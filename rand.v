==> flow/design.v <==
module randomizer(
	input reset, clk,
	input in_bits,
	input in_valid,
	output reg out_bits,
	output reg out_valid,
	input [14:0] rand_iv,
	input reload);
	reg [14:0] vect;
	reg nout;
	reg nvalid;
	always @ (posedge clk or posedge reset) begin
		if (reset) begin
			nout   <= 0;
			nvalid <= 0;
			vect   <= 0;
		end else begin
			if (reload) begin
				nvalid <= 0;
				nout   <= 0;
				vect   <= rand_iv;
			end else if (in_valid) begin
				nvalid <= 1;
				nout   <= in_bits ^ (vect[13] ^ vect[14]);
				vect   <= { vect[13:0], vect[13] ^ vect[14] };
			end else begin
				nvalid <= 0;
				nout   <= 0;
				vect   <= vect;
			end
		end
	end
	always @ (negedge clk or posedge reset) begin
		if (reset) begin
			out_valid <= 0;
			out_bits  <= 0;
		end else begin
			out_valid <= nvalid;
			out_bits  <= nout;
		end
	end
endmodule
module rand_parm
	#(parameter bits_pclk = 8)(
	input reset, clk,
	input [bits_pclk-1:0] in_bits,
	input in_valid,
	output reg [bits_pclk-1:0] out_bits,
	output reg out_valid,
	input [14:0] rand_iv,
	input reload);
	reg [14:0] vect;
	reg [bits_pclk-1:0]  nout;
	reg nvalid;
	always @ (posedge clk or posedge reset) begin
		if (reset) begin
			nvalid <= 0;
			nout   <= 0;
			vect   <= 0;
		end else begin
			if (reload) begin
				nvalid <= 0;
				nout   <= 0;
				vect   <= rand_iv;
			end else if (in_valid) begin
				nvalid <= 1;
				nout   <= in_bits ^ (vect[13 -: bits_pclk] ^ vect[14 -: bits_pclk]);
				vect   <= { vect[14 - bits_pclk:0],
					vect[13 -: bits_pclk] ^ vect[14 -: bits_pclk] };
			end else begin
				nvalid <= 0;
				nout   <= 0;
				vect   <= vect;
			end
		end
	end
	always @ (negedge clk or posedge reset) begin
		if (reset) begin
			out_valid <= 0;
			out_bits  <= 0;
		end else begin
			out_valid <= nvalid;
			out_bits  <= nout;
		end
	end
endmodule
Step by step through the tools: rand_parm
Tool output for the design above, in the order of the flow.
Lines are those of the file above, counted from 1.
Operators: Yosys type, input widths -> output width; for muxes data width and select width s.
Cell names lack the library's common part.
Not given: --
- top module: rand_parm
- clock port: clk
- standard-cell library: sky130hd
- library corner: tt_025C_1v80

Word-level counts
Counts by Yosys on the flattened word-level netlist (proc, flatten, opt, wreduce; memories kept). Register bits leave out memories and registers merged into their read ports (data or address). Print and check cells are left out. Cells with the same type and inputs are merged into one.
- noted bits of input ports: 27
- clocked read ports x word width at 0
- word-level cells at 14
- output and inout bits at 9
- bits in latches at 0
- register bits at 33
- noted memory cells: 0
- memory bits (writable) at 0
- noted ROM bits: 0
- bitwise operators at 2
- noted shifts and indexed selects: 0
- noted $add $sub $neg: 0
- noted magnitude comparators: 0
- divide/modulo/power cells: 0
- noted reduce/logical cells: 1
- multiplexer cells at 6
- noted $mul: 0
- noted equality and inequality tests: 0
- operator list (operator ; count):
    $mux 15 ; 2
    $xor 8x8->8 ; 2
    $mux 8 ; 2
    $reduce_bool 2->1 ; 1
    $mux 1 ; 2

Depth
Yosys ltp: most cells in a row. Word level: on the elaborated netlist, between registers, memories and ports. Mapped: between sequential cells and ports; inverters and the memories' decode and read muxes count.
- depth in word-level cells at 4
- ABC_AREA: 0
- noted gate-level depth with buffers: 4
- noted mapped depth without buffers: 2

Netlist
Yosys stat after the flow's synthesis: flattened, memories mapped to cells. It holds for the ABC_AREA given above (unset counts as 0); a run with the other value may have another netlist.
The area totals of this step are shown rounded.
- noted flip-flops: 33
- buffers at 12
- noted sequential part of the area: 825.8 sq um
- noted chip area (Yosys): 1509 sq um
- cell count at 117
- cells by type (type ; count ; area in all (sq um)):
    dfrtp_1 ; 24 ; 600.576
    dfrtn_1 ; 9 ; 225.216
    xnor3_1 ; 8 ; 180.173
    mux2i_1 ; 7 ; 70.067
    xnor2_1 ; 8 ; 70.067
    or3b_1 ; 7 ; 61.309
    nand2_1 ; 15 ; 56.304
    o211ai_1 ; 7 ; 52.55
    buf_4 ; 6 ; 45.043
    o21ai_0 ; 7 ; 35.034
    buf_6 ; 2 ; 22.522
    nor2_1 ; 6 ; 22.522
    buf_2 ; 4 ; 20.019
    nor2_2 ; 2 ; 12.512
    o211ai_2 ; 1 ; 12.512
    or3b_2 ; 1 ; 8.758
    inv_1 ; 2 ; 7.507
    nand2b_1 ; 1 ; 6.256

Design rand_parm on sky130hd. What follows are 2 stored runs of the flow, each under its own settings; their order means nothing. The constraints put input and output delay at 20% of the set period each and load the outputs with 0.01 pF.
"total power after layout": no workload was simulated; the value follows from the tool's default switching activity.
Measured values are rounded.

Run A

==> flow/run.sh <==
#!/bin/bash
# the make line also repeats the synthesis and layout settings of config.mk as NAME=value (left out here)
make -C /OpenROAD-flow-scripts/flow DESIGN_CONFIG=/design/flow/config.mk WORK_HOME=/design/flow/orfs CLKGATE_MAP_FILE= finish
==> flow/config.mk <==
export PLATFORM = sky130hd
export DESIGN_NAME = rand_parm
export DESIGN_NICKNAME = rand_parm
export VERILOG_FILES = /design/flow/design.v
export SDC_FILE = /design/flow/constraint.sdc
export NUM_CORES = 4
export LEC_CHECK = 0
export CAP_MARGIN = 20
export CORE_MARGIN = 2
export CORE_UTILIZATION = 40
export SLEW_MARGIN = 20
==> flow/constraint.sdc <==
create_clock -name core_clock -period 3.08 [get_ports {clk}]
set_input_delay 0.6160 -clock core_clock [delete_from_list [all_inputs] [get_ports {clk}]]
set_output_delay 0.6160 -clock core_clock [all_outputs]
set_load 0.01 [all_outputs]

Measured in run A:
- noted the synthesized cell area: 1509 sq um
- full die area at 4280 sq um
- noted the standard-cell area after layout: 1948 sq um
- noted the utilization in the final report: 0.536
- setup slack of the worst path: 29 ps
- summed negative setup slack: 0 ps
- noted the lowest hold slack: 565 ps
- total power after layout at 1125 uW

Run B

==> flow/run.sh <==
#!/bin/bash
# the make line also repeats the synthesis and layout settings of config.mk as NAME=value (left out here)
make -C /OpenROAD-flow-scripts/flow DESIGN_CONFIG=/design/flow/config.mk WORK_HOME=/design/flow/orfs CLKGATE_MAP_FILE= finish
==> flow/config.mk <==
export PLATFORM = sky130hd
export DESIGN_NAME = rand_parm
export DESIGN_NICKNAME = rand_parm
export VERILOG_FILES = /design/flow/design.v
export SDC_FILE = /design/flow/constraint.sdc
export NUM_CORES = 4
export LEC_CHECK = 0
export CAP_MARGIN = 20
export CELL_PAD_IN_SITES_DETAIL_PLACEMENT = 1
export CORE_MARGIN = 6
export CORE_UTILIZATION = 55
export CTS_CLUSTER_SIZE = 57
export GPL_ROUTABILITY_DRIVEN = 0
export GPL_TIMING_DRIVEN = 0
export SETUP_SLACK_MARGIN = 0.27
export SLEW_MARGIN = 5
export TNS_END_PERCENT = 20
==> flow/constraint.sdc <==
create_clock -name core_clock -period 1.01 [get_ports {clk}]
set_input_delay 0.2020 -clock core_clock [delete_from_list [all_inputs] [get_ports {clk}]]
set_output_delay 0.2020 -clock core_clock [all_outputs]
set_load 0.01 [all_outputs]

Run B: no final report: clock tree synthesis broke off with DPL-0033.
